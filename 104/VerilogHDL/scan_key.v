==> flow/design.v <==
module scan_key(
	input clock, reset, enabled,
	input[20:0] COL,
	output[5:0] ROW,
	output reg[103:1] key_down
);
reg[2:0] row_cnt;
reg[20:0] col_sync;
always @(posedge clock, posedge reset)
	if (reset)
		row_cnt <= 0;
	else if (row_cnt >= 5)
		row_cnt <= 0;
	else
		row_cnt <= row_cnt + 1;
assign ROW = enabled ? ~(6'h1 << row_cnt) : 6'b111111;
always @(posedge clock)
	col_sync <= COL;
always @(posedge clock, posedge reset)
	if (reset)
		key_down = 0;
	else begin: key_decode
		key_down = key_down;
		case (row_cnt)
			1: begin
				key_down[1] = col_sync[0];
				key_down[16:2] = col_sync[16:2];
			end
			2: begin
			  	key_down[37:17] = col_sync[20:0];
			end
			3: begin
			  	key_down[58:38] = col_sync[20:0];
			end
			4: begin
			  	key_down[70:59] = col_sync[11:0];
				key_down[71] = col_sync[13];
				key_down[74:72] = col_sync[19:17];
			end
			5: begin
			  	key_down[85:75] = col_sync[10:0];
				key_down[86] = col_sync[13];
				key_down[87] = col_sync[15];
				key_down[90:88] = col_sync[19:17];
			end
			0: begin
				key_down[93:91] = col_sync[2:0];
				key_down[94] = col_sync[5];
				key_down[96:95] = col_sync[10:9];
				key_down[101:97] = col_sync[17:13];
				key_down[103:102] = col_sync[20:19];
			end
			default: key_down = key_down;
		endcase
	end
endmodule
# --- Tool chain data of scan_key ---
# Tool output for the design above, in the order of the flow.
# Lines are those of the file above, counted from 1.
# Operators carry their Yosys type and port widths (W data, S select, Z words).
# Library cell names are shortened.
inputs:
  design: "scan_key"
  clock_port: "clock"
  lib: "sky130hd"
  corner: "tt_025C_1v80"

# --- Word level ---
# Yosys after proc, flatten, opt, wreduce and memory -nomap, before mapping. Enables and synchronous resets that opt folds into registers are not counted as muxes. Memory bits, and registers merged into a memory's read port (data or address), are not among the register bits. Print and check cells are not counted. Equal cells are merged and count once.
bits:
  ff_bits: 127
  input_bits: 24
  elab_cells: 30
op_classes:
  addsub: 1
  cmp: 1
  n_eq: 5
  shifts: 1
  n_mux: 2
  logic: 1
  n_reduce_logical: 1
ops:
  columns: ["cell", "n"]
  rows:
  - ["$shl A1 B3 Y6 const A", 1]
  - ["$eq A3 B2 Y1 const B", 2]
  - ["$eq A3 B3 Y1 const B", 2]
  - ["$not A6 Y6", 1]
  - ["$mux W6", 1]
  - ["$add A3 B1 Y3 const B", 1]
  - ["$eq A3 B1 Y1 const B", 1]
  - ["$ge A3 B3 Y1 const B", 1]
  - ["$logic_not A3 Y1", 1]
  - ["$mux W3", 1]

# --- Logic depth ---
# Yosys ltp: most cells in a row. Word level: on the elaborated netlist, between registers, memories and ports. Mapped: between sequential cells and ports; inverters and the memories' decode and read muxes count.
depth:
  depth_word: 3
  abc_area: 0
  mapped_depth: 6

# --- Netlist ---
# The flow's flattened synthesis, as Yosys stat reports it; memories are mapped. The netlist is that of the ABC_AREA named above (0 if unset); the other value can give another one.
types:
  columns: ["type", "n", "area_total_um2"]
  rows:
  - ["dfrtp_1", 106, 2.65E+03]
  - ["mux2_2", 92, 1.04E+03]
  - ["dfxtp_1", 21, 420.403]
  - ["mux2_4", 10, 150.144]
  - ["ha_1", 5, 62.56]
  - ["buf_6", 4, 45.043]
  - ["nand2b_4", 3, 41.29]
  - ["nand3_1", 5, 25.024]
  - ["buf_12", 1, 20.019]
  - ["buf_2", 4, 20.019]
  - ["inv_1", 4, 15.014]
  - ["nand2_2", 2, 12.512]
  - ["mux2_1", 1, 11.261]
  - ["buf_4", 1, 7.507]
  - ["nor2_1", 2, 7.507]
  - ["o21a_1", 1, 7.507]
  - ["nor2b_1", 1, 6.256]
  - ["nand2_1", 1, 3.754]
mapped:
  mapped_cells: 264
  synth_area_um2: 4544.4
  sequential_area_um2: 3072.9
  flip_flops: 127
  n_buf: 10

# --- Timing after synthesis ---
# OpenSTA on the mapped netlist: ideal clock, no wires. The path of least setup slack (recovery checks aside). Input and output delay are each 20% of the period. Register names are those of the netlist, which keeps one name where synthesis merged equal registers.
synth_path:
  path_type: "reg-to-output"
  from: "reg row_cnt[2]"
  to: "out ROW[3]"
  period_ns: 1.99
  out_delay_ns: 0.398
  launch_ns: 0.000
  arrival_time_ns: 1.107
  t_required_ns: 1.592
  slack_ns: 0.485
  path_delay_ns: 1.107
  stages: 6
  path_buffers: 2
  period_less_setup_slack_ns: 1.505
# "path_delay_ns" is the arrival time less input delay plus setup time.
# At an output port there is no setup time.
# "stages": output pins that drive a net of the path, with the launching flip-flop's if there is one; two outputs of one cell count as two.
# "period_less_setup_slack_ns" is the clock period less the worst setup slack; recovery checks do not enter. This is arithmetic on one report: input and output delays are still those of the set period (20% each).
# The rows between start and end are the longest chain of elaborated cells between them; the timing report does not say that the signal goes this way. Where chains are equally long, one stands for them.
# Each line given opens the expression or statement behind the cell; cells for indexed reads and writes are added by Yosys, which also makes memories of some case tables.
# At most two assigning lines are given for a register; there are more.
synth_between:
  path_cell_list: "dfrtp_1 > buf_6 > inv_1 > ha_1 > buf_2 > nand2_1"
  elab_chain_cells: 3
  cells_between: 3
synth_rtl:
  columns: ["element", "line_no", "text"]
  rows:
  - ["from (decl)", 7, "reg[2:0] row_cnt;"]
  - ["from (assign)", 11, "row_cnt <= 0;"]
  - ["from (assign)", 15, "row_cnt <= row_cnt + 1;"]
  - ["$shl A1 B3 Y6", 16, "assign ROW = enabled ? ~(6'h1 << row_cnt) : 6'b111111;"]
  - ["$not A6 Y6", 16, null]
  - ["$mux W6", 16, null]
  - ["to (decl)", 4, "output[5:0] ROW,"]

# --- Worst path after layout ---
# Path of least setup slack in the final report of job 2 (OpenROAD, finished layout, wires in). Where an end is a register, its clock arrival counts in the times.
layout_path:
  path_type: "reg-to-output"
  from: "reg row_cnt[1]"
  to: "out ROW[3]"
  period_ns: 0.858
  out_delay_ns: 0.17
  launch_ns: 0.41
  arrival_time_ns: 1.49
  t_required_ns: 0.69
  slack_ns: -0.81
  stages: 6
  path_buffers: 2
# The rows between start and end are the longest chain of elaborated cells between them; the timing report does not say that the signal goes this way. Where chains are equally long, one stands for them.
# At most two assigning lines are given for a register; there are more.
layout_between:
  path_cell_list: "dfrtp_2 > ha_4 > ha_4 > buf_12 > nand2_4 > buf_6"
  elab_chain_cells: 3
  cells_between: 3
layout_rtl:
  columns: ["element", "line_no", "text"]
  rows:
  - ["from (decl)", 7, "reg[2:0] row_cnt;"]
  - ["from (assign)", 11, "row_cnt <= 0;"]
  - ["from (assign)", 15, "row_cnt <= row_cnt + 1;"]
  - ["$shl A1 B3 Y6", 16, "assign ROW = enabled ? ~(6'h1 << row_cnt) : 6'b111111;"]
  - ["$not A6 Y6", 16, null]
  - ["$mux W6", 16, null]
  - ["to (decl)", 4, "output[5:0] ROW,"]

## Implementation results

Flow measurements of scan_key on sky130hd: 2 stored runs with different settings, listed in no order. Input and output delays are each 20% of the period that was set; the output load is 0.01 pF.
By "period_reached_ns" is meant the clock period of the run minus its worst setup slack. This is arithmetic on one report: input and output delays are still those of the set period (20% each).
"critical_path_time_ns" is the time allowed to the run's worst setup path (the clock period less input and output delay, where it has them) less its slack. Clock arrival times count: a late capture clock shortens it, a late launch clock lengthens it.
"power_total_uw" is the tool's figure for a default switching activity; nothing was simulated.

--- job 1 ---
==> flow/run.sh <==
#!/bin/bash
# the make line also repeats the synthesis and layout settings of config.mk as NAME=value (left out here)
make -C /OpenROAD-flow-scripts/flow DESIGN_CONFIG=/design/flow/config.mk WORK_HOME=/design/flow/orfs CLKGATE_MAP_FILE= finish
==> flow/config.mk <==
export PLATFORM = sky130hd
export DESIGN_NAME = scan_key
export DESIGN_NICKNAME = scan_key
export VERILOG_FILES = /design/flow/design.v
export SDC_FILE = /design/flow/constraint.sdc
export NUM_CORES = 4
export LEC_CHECK = 0
export CAP_MARGIN = 20
export CELL_PAD_IN_SITES_DETAIL_PLACEMENT = 2
export CORE_ASPECT_RATIO = 0.73
export CORE_MARGIN = 3
export CORE_UTILIZATION = 55
export GPL_TIMING_DRIVEN = 0
export HOLD_SLACK_MARGIN = 0.2
export PLACE_DENSITY = 0.6
export SLEW_MARGIN = 20
export TNS_END_PERCENT = 45
==> flow/constraint.sdc <==
create_clock -name core_clock -period 1.97 [get_ports {clock}]
set_input_delay 0.3940 -clock core_clock [delete_from_list [all_inputs] [get_ports {clock}]]
set_output_delay 0.3940 -clock core_clock [all_outputs]
set_load 0.01 [all_outputs]

==> results, as YAML <==
outcome: "did not finish, placement stopped with DPL-0033"

--- job 2 ---
==> flow/run.sh <==
#!/bin/bash
# the make line also repeats the synthesis and layout settings of config.mk as NAME=value (left out here)
make -C /OpenROAD-flow-scripts/flow DESIGN_CONFIG=/design/flow/config.mk WORK_HOME=/design/flow/orfs CLKGATE_MAP_FILE= finish
==> flow/config.mk <==
export PLATFORM = sky130hd
export DESIGN_NAME = scan_key
export DESIGN_NICKNAME = scan_key
export VERILOG_FILES = /design/flow/design.v
export SDC_FILE = /design/flow/constraint.sdc
export NUM_CORES = 4
export LEC_CHECK = 0
export CAP_MARGIN = 10
export CORE_MARGIN = 8
export CORE_UTILIZATION = 34
export GPL_TIMING_DRIVEN = 0
export MAX_ROUTING_LAYER = met4
export PLACE_DENSITY_LB_ADDON = 0.26
export SETUP_SLACK_MARGIN = -0.07
export SLEW_MARGIN = 20
==> flow/constraint.sdc <==
create_clock -name core_clock -period 0.858 [get_ports {clock}]
set_input_delay 0.1716 -clock core_clock [delete_from_list [all_inputs] [get_ports {clock}]]
set_output_delay 0.1716 -clock core_clock [all_outputs]
set_load 0.01 [all_outputs]

==> results, as YAML <==
results:
  setup_ws_ns: -0.805
  power_total_uw: 15501
  hold_worst_slack_ns: 0.197
  final_stdcell_area_um2: 8077.8
  critical_path_time_ns: 1.49
  worstPathKind: "reg-to-output"
  period_reached_ns: 1.663
  tns_ns: -101.855
  total_die_area_um2: 17321.2
  yosys_chip_area_um2: 4544.4
  layout_utilization_pct: 61.5
